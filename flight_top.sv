==> flow/design.v <==
module flight_top (
    input  logic        clk100mhz,
    input  logic        btnC,
    input  logic [15:0] sw,
    output logic [15:0] led
);
    logic rst;
    assign rst = btnC;
    logic tick;
    tick_gen TG (.clk(clk100mhz), .rst(rst), .tick(tick));
    logic signed [15:0] disturbance;
    assign disturbance = {8'd0, sw[7:0]};
    logic signed [15:0] angle;
    logic signed [15:0] control;
    pid_axis PID (
        .clk(clk100mhz),
        .rst(rst),
        .tick(tick),
        .setpoint(16'd0),
        .measurement(angle),
        .kp(16'd80),
        .ki(16'd2),
        .kd(16'd40),
        .control(control)
    );
    plant_axis PLANT (
        .clk(clk100mhz),
        .rst(rst),
        .tick(tick),
        .control(control),
        .disturbance(disturbance),
        .angle(angle)
    );
    logic pwm;
    pwm_gen PWM (
        .clk(clk100mhz),
        .rst(rst),
        .duty(control[15:0]),
        .pwm(pwm)
    );
    assign led[7:0]  = angle[15:8];
    assign led[15:8] = control[15:8];
endmodule
module pid_axis (
    input  logic clk,
    input  logic rst,
    input  logic tick,
    input  logic signed [15:0] setpoint,
    input  logic signed [15:0] measurement,
    input  logic signed [15:0] kp,
    input  logic signed [15:0] ki,
    input  logic signed [15:0] kd,
    output logic signed [15:0] control
);
    logic signed [15:0] error;
    logic signed [15:0] prev_error;
    logic signed [31:0] integral;
    always_ff @(posedge clk) begin
        if (rst) begin
            error      <= 0;
            prev_error <= 0;
            integral   <= 0;
            control    <= 0;
        end else if (tick) begin
            error <= setpoint - measurement;
            integral <= integral + error;
            control <= ((kp * error) +
                        (ki * integral[23:8]) +
                        (kd * (error - prev_error))) >>> 8;
            prev_error <= error;
        end
    end
endmodule
module plant_axis (
    input  logic clk,
    input  logic rst,
    input  logic tick,
    input  logic signed [15:0] control,
    input  logic signed [15:0] disturbance,
    output logic signed [15:0] angle
);
    logic signed [15:0] rate;
    always_ff @(posedge clk) begin
        if (rst) begin
            rate  <= 0;
            angle <= 0;
        end else if (tick) begin
            rate  <= rate + control + disturbance;
            angle <= angle + rate;
        end
    end
endmodule
module pwm_gen (
    input  logic clk,
    input  logic rst,
    input  logic [15:0] duty,
    output logic pwm
);
    logic [18:0] count;
    always_ff @(posedge clk) begin
        if (rst) begin
            count <= 0;
            pwm   <= 1'b0;
        end else begin
            count <= count + 1;
            pwm <= (count < duty);
        end
    end
endmodule
module tick_gen (
    input  logic clk,
    input  logic rst,
    output logic tick
);
    logic [16:0] count;
    always_ff @(posedge clk) begin
        if (rst) begin
            count <= 0;
            tick  <= 1'b0;
        end else begin
            if (count == 17'd99999) begin
                count <= 0;
                tick  <= 1'b1;
            end else begin
                count <= count + 1;
                tick  <= 1'b0;
            end
        end
    end
endmodule
======== Reports on flight_top ========
What the tools print for flight_top, step after step.
Line numbers count from 1 in the design file above.
Operators carry their Yosys type and port widths (W data, S select, Z words).
Library cell names are shortened.
The mark n/a stands for no value.
set-up
  design top .............................. flight_top
  clock input ............................. clk100mhz
  cell library ............................ sky130hd
  timing corner ........................... tt_025C_1v80

======== Word-level counts ========
Source: Yosys, flattened and elaborated, memories not mapped. Widths are those after wreduce. Registers that Yosys merges into a memory's read port (data or address) are not register bits. Print and check cells do not count. Equal cells are merged and count once.
storage and ports
  register bits after elaboration ......... 122
  elaborated cells ........................ 22
cells by class
  reduce/logical cells .................... 1
  multiply operators ...................... 2
  muxes and demuxes ....................... 1
  eq/ne operators ......................... 1
  add/sub/neg operators ................... 9
operators by type and width
  operator                 number
  $add A16 B16 Y16         3
  $mul A3 B16 Y12 const A  1
  $mul A3 B16 Y13 const A  1
  $add A16 B9 Y16          2
  $add A32 B16 Y32         1
  $add A17 B1 Y17 const B  1
  $eq A17 B17 Y1 const B   1
  $sub A1 B16 Y16 const A  1
  $sub A16 B16 Y16         1
  $reduce_or A2 Y1         1
  $mux W1                  1

======== Longest topological paths ========
Depth = most cells in a row (Yosys ltp): at word level without a register or memory, in the mapped netlist without a sequential cell, where the memories' decode and read muxes count.
depth
  depth after elaboration ................. 3
  ABC_AREA ................................ 0
  mapped depth ............................ 29
  mapped depth without buffers ............ 29

======== Mapped cells and area ========
The flow's flattened synthesis, as Yosys stat reports it; memories are mapped. The netlist is that of the ABC_AREA named above (0 if unset); the other value can give another one.
The area totals of this step are shown rounded.
cell types
  type      number
  dfxtp_1   110
  ha_1      105
  xnor2_1   65
  nor2_1    146
  mux2i_1   54
  fa_1      25
  xor2_1    37
  inv_1     77
  a21oi_1   52
  nand2_1   48
  o21ai_0   26
  buf_4     16
  nor3_1    24
  a21o_1    15
  nand3_1   19
  a211oi_1  10
  clkbuf_1  17
  nand2b_1  10
Other cell types: 44; their cells: 145.
mapped netlist
  synthesis area .......................... 8550 µm²
  mapped flip-flops ....................... 110
  standard cells after synthesis .......... 1001
  buffer cells ............................ 43
By module: a second synthesis without flattening, with its own total; a netlist apart from the flattened one above.
second synthesis, totals
  cell total of the unflattened synthesis .. 2362
  area (unflattened synthesis) ............ 20600 µm²
Rows give one instance, submodules left out.
modules
  module      cells  area (µm²)  times used
  pid_axis    1946   16900       1
  plant_axis  326    2840        1
  tick_gen    88     862         1
  flight_top  2      7.5         1

======== Timing after synthesis ========
OpenSTA on the mapped netlist: ideal clock, no wires. The path of least setup slack (recovery checks aside). Input and output delay are each 20% of the period. Register names are those of the netlist, which keeps one name where synthesis merged equal registers.
path post-synthesis
  path type ............................... register -> register
  start point ............................. register PID.error[1]
  end point ............................... register PID.control[7]
  driving pins on the path ................ 27
  data arrival time ....................... 5050 ps
  slack ................................... 1680 ps
  clock period ............................ 6860 ps
  setup time .............................. 130 ps
  path delay .............................. 5180 ps
  required time ........................... 6730 ps
  synthesis period reached ................ 5180 ps
"path delay" = arrival - input delay + setup time.
"driving pins on the path" counts driving pins, that of a launching flip-flop among them; a cell with two outputs on the path counts twice.
"synthesis period reached" is the clock period less the worst setup slack; recovery checks do not enter. This is arithmetic on one report: input and output delays are still those of the set period (20% each).
The rows between start and end are the longest chain of elaborated cells between them; the timing report does not say that the signal goes this way. Where chains are equally long, one stands for them.
Each line given opens the expression or statement behind the cell; cells for indexed reads and writes are added by Yosys, which also makes memories of some case tables.
on the way, post-synthesis
  cell sequence ........................... dfxtp_1 ha_1 nor2b_1 o21ai_0 a21oi_1 o21ai_0 a21boi_0 nor2_1 ha_1 ha_1 nor2b_1 o21ai_0 nand2b_1 and2_1 o21ai_0 nand2b_1 xnor2_1 fa_1 inv_1 ha_1 or3_1 a211o_1 a31oi_1 o21bai_1 xnor2_1 xnor2_1 o22ai_1
  length of the longest elaborated chain .. 3
  elaborated cells on any way between the ends .. 5
  RTL lines with such cells ............... 2
RTL lines, path post-synthesis
  element              line  source
  from (decl)          55    logic signed [15:0] error;
  from (assign)        60    error      <= 0;
  from (assign)        65    error <= setpoint - measurement;
  $mul A3 B16 Y12      67    control <= ((kp * error) +
  $add A16 B16 Y16 x2  67
  to (assign)          63    control    <= 0;
  to (assign)          67
  to (decl)            53    output logic signed [15:0] control

======== Timing after layout ========
From the final timing report of entry A: the path of least setup slack in the routed layout; clock arrival at registers is part of the times.
The path's times are printed in steps of 10 ps; the period is the one set.
path after layout
  path type ............................... register -> register
  start point ............................. register PID.error[0]
  end point ............................... register PID.control[7]
  setup time .............................. 130 ps
  required time ........................... 5170 ps
  data arrival time ....................... 5390 ps
  driving pins on the path ................ 28
  slack ................................... -220 ps
  clock period ............................ 4940 ps
The rows between start and end are the longest chain of elaborated cells between them; the timing report does not say that the signal goes this way. Where chains are equally long, one stands for them.
on the way, after layout
  cell sequence ........................... dfxtp_2 inv_2 ha_4 inv_2 fa_2 a21oi_2 o21bai_1 xor2_1 ha_1 inv_2 fa_2 nor2b_2 o21ai_2 nand2b_1 and2_4 o21ai_2 nand2b_1 xnor2_2 fa_1 inv_1 ha_2 or3_1 a211o_1 a31oi_4 o21bai_1 xnor2_1 xnor2_1 o22ai_1
  length of the longest elaborated chain .. 3
  elaborated cells on any way between the ends .. 5
  RTL lines with such cells ............... 2
RTL lines, path after layout
  element              line  source
  from (decl)          55    logic signed [15:0] error;
  from (assign)        60    error      <= 0;
  from (assign)        65    error <= setpoint - measurement;
  $mul A3 B16 Y12      67    control <= ((kp * error) +
  $add A16 B16 Y16 x2  67
  to (assign)          63    control    <= 0;
  to (assign)          67
  to (decl)            53    output logic signed [15:0] control

Lab notebook: flight_top

Settings and measured results of 2 stored flow runs for module flight_top (sky130hd), not sorted in any way. The constraints put input and output delay at 20% of the set period each and load the outputs with 0.01 pF.
"clock period reached" means the clock period less the worst setup slack. The figure is calculated, with input and output delays left at 20% of the set period.
"time of the worst setup path" is the time allowed to the run's worst setup path (the clock period less input and output delay, where it has them) less its slack. Clock arrival times count: a late capture clock shortens it, a late launch clock lengthens it.
"total power after layout" is the tool's figure for a default switching activity; nothing was simulated.
"time of the worst setup path" is given in steps of 10 ps.
Measured values are rounded.

======== entry A ========
==> flow/run.sh <==
#!/bin/bash
# the make line also repeats the synthesis and layout settings of config.mk as NAME=value (left out here)
make -C /OpenROAD-flow-scripts/flow DESIGN_CONFIG=/design/flow/config.mk WORK_HOME=/design/flow/orfs CLKGATE_MAP_FILE= finish
==> flow/config.mk <==
export PLATFORM = sky130hd
export DESIGN_NAME = flight_top
export DESIGN_NICKNAME = flight_top
export VERILOG_FILES = /design/flow/design.v
export SDC_FILE = /design/flow/constraint.sdc
export NUM_CORES = 4
export LEC_CHECK = 0
export CAP_MARGIN = 20
export CELL_PAD_IN_SITES_GLOBAL_PLACEMENT = 0
export CORE_MARGIN = 2
export CORE_UTILIZATION = 49
export MIN_ROUTING_LAYER = met2
export PLACE_DENSITY = 0.46
export SETUP_SLACK_MARGIN = -0.41
export SLEW_MARGIN = 20
==> flow/constraint.sdc <==
create_clock -name core_clock -period 4.94 [get_ports {clk100mhz}]
set_input_delay 0.9880 -clock core_clock [delete_from_list [all_inputs] [get_ports {clk100mhz}]]
set_output_delay 0.9880 -clock core_clock [all_outputs]
set_load 0.01 [all_outputs]

-------- measured, entry A --------
  final worst hold slack .................. 477 ps
  overall die area ........................ 18500 µm²
  clock period reached .................... 5163 ps
  utilization after routing ............... 57.5 %
  worst setup slack after layout .......... -223 ps
  synthesis area .......................... 8550 µm²
  summed negative setup slack ............. -518 ps
  standard-cell area after routing ........ 9880 µm²
  total power after layout ................ 0.00169 W
  time of the worst setup path ............ 5160 ps
  class of the worst setup path ........... register -> register

======== entry B ========
==> flow/run.sh <==
#!/bin/bash
# the make line also repeats the synthesis and layout settings of config.mk as NAME=value (left out here)
make -C /OpenROAD-flow-scripts/flow DESIGN_CONFIG=/design/flow/config.mk WORK_HOME=/design/flow/orfs CLKGATE_MAP_FILE= finish
==> flow/config.mk <==
export PLATFORM = sky130hd
export DESIGN_NAME = flight_top
export DESIGN_NICKNAME = flight_top
export VERILOG_FILES = /design/flow/design.v
export SDC_FILE = /design/flow/constraint.sdc
export NUM_CORES = 4
export LEC_CHECK = 0
export CAP_MARGIN = 20
export CELL_PAD_IN_SITES_GLOBAL_PLACEMENT = 2
export CORE_MARGIN = 2
export CORE_UTILIZATION = 48
export CTS_CLUSTER_DIAMETER = 207
export MAX_ROUTING_LAYER = met5
export MIN_ROUTING_LAYER = met1
export PLACE_DENSITY = 0.67
export SETUP_SLACK_MARGIN = 0.63
export SLEW_MARGIN = 20
==> flow/constraint.sdc <==
create_clock -name core_clock -period 10.8 [get_ports {clk100mhz}]
set_input_delay 2.1600 -clock core_clock [delete_from_list [all_inputs] [get_ports {clk100mhz}]]
set_output_delay 2.1600 -clock core_clock [all_outputs]
set_load 0.01 [all_outputs]

-------- measured, entry B --------
  clock period reached .................... 6050 ps
  overall die area ........................ 18900 µm²
  standard-cell area after routing ........ 9130 µm²
  time of the worst setup path ............ 6050 ps
  class of the worst setup path ........... register -> register
  summed negative setup slack ............. 0 ps
  synthesis area .......................... 8550 µm²
  total power after layout ................ 0.000759 W
  final worst hold slack .................. 462 ps
  worst setup slack after layout .......... 4750 ps
  utilization after routing ............... 52.6 %
